==> flow/design.v <==
module preset(
  input clk
 ,input rst_n
 ,output reg [15:0] cpu_addr
 ,output reg        cpu_we
 ,output wire [7:0]  cpu_wdata
,output reg led
);
reg tim;
reg [7:0] sft;
always @(posedge clk or negedge rst_n) begin
  if( !rst_n ) 
   tim <= 1'b0;
  else
   tim <= ~tim;
end
always @(posedge clk or negedge rst_n) begin
  if( !rst_n ) begin
      sft <= 8'b1000_0000;
    end
    else begin
      if( tim && (sft != 8'b0000_0001) ) begin
       sft[7:0] <= {1'b0, sft[7:1]};
     end
     else begin
       sft <= sft;
     end
  end 
end
reg [2:0] w_state;
reg [2:0] r_state;
reg pre_cpu_we;
parameter [2:0]  P_IDLE  = 3'b000; 
parameter [2:0]  P_START = 3'b001;
parameter [2:0]  P_RUN   = 3'b010;
parameter [2:0]  P_FIN   = 3'b011; 
always_comb begin
  if( ~tim ) begin
    w_state = r_state;
  end
  else begin
    case( r_state ) 
      P_IDLE :
        if( sft == 8'b0000_0001 ) 
          w_state = P_START ;
        else
          w_state = r_state;
      P_START:
          w_state = P_RUN;
      P_RUN :
        if( cpu_addr > 4800*3)
          w_state = P_FIN ;
        else
          w_state = r_state;
      P_FIN:
          w_state = r_state;
      default:
          w_state = r_state;
    endcase
  end
end
always @(posedge clk or negedge rst_n) begin
  if( !rst_n )
    r_state <= P_IDLE;
  else
    r_state <= w_state;
end
function [7:0] func_mes(input [13:0] addr); 
 case(addr) 
    16'h00: func_mes = "H";
     16'h01: func_mes = "e";
     16'h02: func_mes = "l";
     16'h03: func_mes = "l";
     16'h04: func_mes = "o";
     16'h05: func_mes = ",";
     16'h06: func_mes = " ";
     16'h07: func_mes = "W";
     16'h08: func_mes = "o";
     16'h09: func_mes = "r";
     16'h0A: func_mes = "l";
     16'h0B: func_mes = "d";
     16'h0C: func_mes = ".";
    'h12C0: func_mes = 'hFF;
    'h12C0*2: func_mes =  'h00; 
    'h12C0*3: func_mes = 'h00; 
    default :func_mes = 'hFF;
  endcase
endfunction
always @(posedge clk  or negedge rst_n) begin
    if( !rst_n ) 
      cpu_addr  <= 16'h0000;
    else begin
      if( ~tim ) 
        cpu_addr  <= cpu_addr;
      else if( (r_state == P_RUN) )
        cpu_addr  <= cpu_addr + 16'h0001;
      else 
        cpu_addr  <= cpu_addr;
    end
end
wire [7:0] dbg = func_mes(cpu_addr);
always @(posedge clk  or negedge rst_n) begin
    if( !rst_n ) begin
      cpu_we<= 1'b0;
      led       <= 1'b0;
    end
    else begin
      if( ~tim ) begin
        cpu_we    <= 1'b0;
        led       <= 1'b0;
      end
      else if( (r_state == P_RUN) || (r_state== P_START) ) begin
        cpu_we    <= 1'b1;
        led <= 1'b1; 
      end
      else begin
        cpu_we    <= 1'b0;
        led       <= 1'b0;
      end   
    end
end
assign cpu_wdata   = func_mes(cpu_addr);
endmodule
# Reports on preset
# Tool output for the design above, in the order of the flow.
# Lines are those of the file above, counted from 1.
# Cell names lack the library's common part.
# A cell with n/a has no value.
[design]
design = "preset"
clock = "clk"
cell_library = "sky130hd"
pvt_corner = "tt_025C_1v80"

# Word level
# Yosys after proc, flatten, opt, wreduce and memory -nomap, before mapping. Memory bits, and registers merged into a memory's read port (data or address), are not among the register bits. Print and check cells are not counted. Equal cells are merged and count once.
[word_totals]
clocked_rd_ports_x_width = 0
elab_cells = 44
regBits = 29
mem_bits_ro = 0
inputBits = 2
memories = 0
out_inout_bits = 26
latch_bits = 0
ram_bits = 0
[op_classes]
addsub = 1
equal = 20
n_logic = 1
n_mul = 0
muxes = 6
n_reduce_logical = 10
shift = 0
n_cmp = 1
n_div = 0
[ops]
columns = ["op", "count"]
rows = [
  ["8-bit parallel mux with 11-bit select", 1],
  ["14-bit by 4-bit == test with 1-bit output (second input constant)", 5],
  ["14-bit by 3-bit == test with 1-bit output (second input constant)", 4],
  ["14-bit == test (second input constant)", 2],
  ["14-bit by 2-bit == test with 1-bit output (second input constant)", 2],
  ["16-bit by 1-bit adder with 16-bit output (second input constant)", 1],
  ["16-bit by 14-bit greater-than comparator with 1-bit output (second input constant)", 1],
  ["14-bit by 1-bit == test with 1-bit output (second input constant)", 1],
  ["14-bit zero test", 1],
  ["3-bit parallel mux with 3-bit select", 1],
  ["8-bit by 1-bit == test with 1-bit output (second input constant)", 1],
  ["8-bit by 1-bit inequality test with 1-bit output (second input constant)", 1],
  ["3-bit two-way mux", 2],
  ["2-bit inequality test (second input constant)", 2],
  ["2-bit OR reduction", 2],
  ["4-bit AND reduction", 1],
  ["3-bit by 1-bit == test with 1-bit output (second input constant)", 1],
  ["3-bit by 2-bit == test with 1-bit output (second input constant)", 1],
  ["3-bit zero test", 1],
  ["3-bit nonzero test", 1],
  ["3-bit OR reduction", 1],
  ["2-bit AND reduction", 1],
  ["1-bit two-way mux", 2],
  ["1-bit logical AND", 1],
  ["1-bit logical OR", 1],
  ["1-bit NOT", 1],
]

# Logic depth
# Depth = most cells in a row (Yosys ltp): at word level without a register or memory, in the mapped netlist without a sequential cell, where the memories' decode and read muxes count.
[logic_depth]
word_depth = 4
ABC_AREA = 0
ltp_mapped = 8
ltp_nobuf = 7

# After synthesis
# Source: synth_stat.txt of the flow (Yosys; design flattened, memories mapped). It holds for the ABC_AREA given above (unset counts as 0); a run with the other value may have another netlist.
# The area totals of this step are shown rounded.
[synth_totals]
cell_count = 162
seq_area_um2 = 728.2
ffs = 29
buf_cells = 8
yosys_area_um2 = 1637
[by_type]
columns = ["cell_type", "count", "type_area_um2"]
rows = [
  ["dfrtp_1", 27, 675.648],
  ["xnor2_1", 12, 105.101],
  ["mux2_2", 8, 90.086],
  ["dfstp_2", 2, 52.55],
  ["nand2_1", 14, 52.55],
  ["ha_1", 4, 50.048],
  ["nor2_1", 13, 48.797],
  ["nand3_1", 9, 45.043],
  ["inv_1", 11, 41.29],
  ["xor2_1", 4, 35.034],
  ["a21oi_1", 6, 30.029],
  ["nor3_2", 3, 30.029],
  ["o21ai_0", 5, 25.024],
  ["o31ai_1", 3, 22.522],
  ["nor4_4", 1, 21.27],
  ["nor2b_1", 3, 18.768],
  ["a211o_4", 1, 17.517],
  ["nor3_4", 1, 16.266],
]
# Other cell types: 29; their cells: 35.

# Timing after synthesis
# Source: OpenSTA report_checks on the synthesized netlist (no wires, ideal clock, input and output delay 20% of the period each), path of least setup slack; recovery checks are left aside. Register names are those of the netlist, which keeps one name where synthesis merged equal registers.
[synth_path]
path_type = "reg-to-output"
startpoint = "register cpu_addr[0]"
endpoint = "output port cpu_wdata[2]"
path_buffers = 1
path_slack_ns = 0.455
t_first_pin_ns = 0.000
out_delay_ns = 0.536
arrival_ns = 1.689
driving_pins = 9
t_required_ns = 2.144
path_delay_ns = 1.689
period_ns = 2.68
synth_period_reached_ns = 2.225
# "path_delay_ns" = arrival - input delay + setup time.
# At an output port there is no setup time.
# "driving_pins" counts driving pins, that of a launching flip-flop among them; a cell with two outputs on the path counts twice.
# "synth_period_reached_ns" is the clock period less the worst setup slack; recovery checks do not enter. This is arithmetic on one report: input and output delays are still those of the set period (20% each).
# The rows between start and end are the longest chain of elaborated cells between them; the timing report does not say that the signal goes this way. Where chains are equally long, one stands for them.
# A line is the first line of the expression or statement that the cell stems from. Yosys adds cells for indexed reads and writes and turns some case tables into memories.
# At most two assigning lines are given for a register; there are more.
[synth_via]
path_cell_list = "dfrtp_1 inv_1 ha_1 clkbuf_1 inv_1 a21oi_1 o32a_1 nor2_1 o31ai_1"
elab_chain_cells = 3
cells_between = 19
lines_between = 1
classes_between = "14 x eq/ne; 1 x mux; 4 x reduce/logical"
[synth_rtl]
columns = ["element", "line", "source"]
rows = [
  ["start: declaration", 4, ",output reg [15:0] cpu_addr"],
  ["start: assignment", 94, "cpu_addr  <= cpu_addr;"],
  ["start: assignment", 96, "cpu_addr  <= cpu_addr + 16'h0001;"],
  ["14-bit == test", 69, "case(addr)"],
  ["2-bit OR reduction", "n/a", ""],
  ["8-bit parallel mux with 11-bit select", 69, ""],
  ["end: declaration", 6, ",output wire [7:0]  cpu_wdata"],
]

# Worst path after layout
# Path of least setup slack in the final report of flow run 1 (OpenROAD, finished layout, wires in). Where an end is a register, its clock arrival counts in the times.
[layout_path]
path_type = "reg-to-output"
startpoint = "register cpu_addr[0]"
endpoint = "output port cpu_wdata[6]"
period_ns = 2.49
t_first_pin_ns = 0.28
t_required_ns = 1.99
arrival_ns = 1.97
out_delay_ns = 0.50
path_buffers = 2
driving_pins = 8
path_slack_ns = 0.02
# The rows between start and end are the longest chain of elaborated cells between them; the timing report does not say that the signal goes this way. Where chains are equally long, one stands for them.
# At most two assigning lines are given for a register; there are more.
[layout_via]
path_cell_list = "dfrtp_2 ha_4 mux2i_2 a21oi_4 a211o_4 buf_6 o31ai_2 buf_2"
elab_chain_cells = 3
cells_between = 19
lines_between = 1
classes_between = "14 x eq/ne; 1 x mux; 4 x reduce/logical"
[layout_rtl]
columns = ["element", "line", "source"]
rows = [
  ["start: declaration", 4, ",output reg [15:0] cpu_addr"],
  ["start: assignment", 94, "cpu_addr  <= cpu_addr;"],
  ["start: assignment", 96, "cpu_addr  <= cpu_addr + 16'h0001;"],
  ["14-bit == test", 69, "case(addr)"],
  ["2-bit OR reduction", "n/a", ""],
  ["8-bit parallel mux with 11-bit select", 69, ""],
  ["end: declaration", 6, ",output wire [7:0]  cpu_wdata"],
]

# Flow measurements of preset on sky130hd: 2 stored runs with different settings, listed in no order. Input and output delays are each 20% of the period that was set; the output load is 0.01 pF.
# "timing.achieved_period_ns": clock period set for the run, less the worst setup slack. It is reckoned from that one timing run; input and output delays stay at 20% of the period that was set.
# "worst_path_time_ns": the worst setup path's part of the clock period (all of it between registers, 20% less for each end at a port) less its slack. A launch clock that arrives late makes it longer, a capture clock that arrives late makes it shorter.
# "fin_power_uw" is the tool's figure for a default switching activity; nothing was simulated.
# Results are given in rounded form.

[[run]]
name = "flow run 1"
[run.settings]
period_ns = 2.49
CORE_UTILIZATION = 27
SETUP_SLACK_MARGIN = 0.52
PLACE_DENSITY_LB_ADDON = 0.1
CORE_MARGIN = 3
CAP_MARGIN = 35
MIN_ROUTING_LAYER = "met1"
MAX_ROUTING_LAYER = "met5"
SLEW_MARGIN = 20
[run.results]
fin_power_uw = 910.9
synth_area_um2 = 1637
finish.stdcell_area_um2 = 2496
dieArea_um2 = 7032
setup_ws_ns = 0.023
worst_path_time_ns = 1.97
worstPathKind = "reg-to-output"
timing.hold.ws_ns = 0.484
timing.achieved_period_ns = 2.467
finalUtil_frac = 0.44
setup_tns_ns = 0.000

[[run]]
name = "flow run 2"
[run.settings]
period_ns = 2.61
CORE_UTILIZATION = 29
SETUP_SLACK_MARGIN = 0.21
PLACE_DENSITY = 0.91
CELL_PAD_IN_SITES_DETAIL_PLACEMENT = 1
GPL_ROUTABILITY_DRIVEN = 1
CTS_CLUSTER_SIZE = 95
CTS_CLUSTER_DIAMETER = 378
CAP_MARGIN = 20
CORE_MARGIN = 2
SLEW_MARGIN = 20
[run.results]
timing.achieved_period_ns = 2.435
setup_tns_ns = 0.000
timing.hold.ws_ns = 0.482
dieArea_um2 = 6260
finish.stdcell_area_um2 = 2380
synth_area_um2 = 1637
worst_path_time_ns = 1.91
worstPathKind = "reg-to-output"
fin_power_uw = 936
finalUtil_frac = 0.435
setup_ws_ns = 0.175
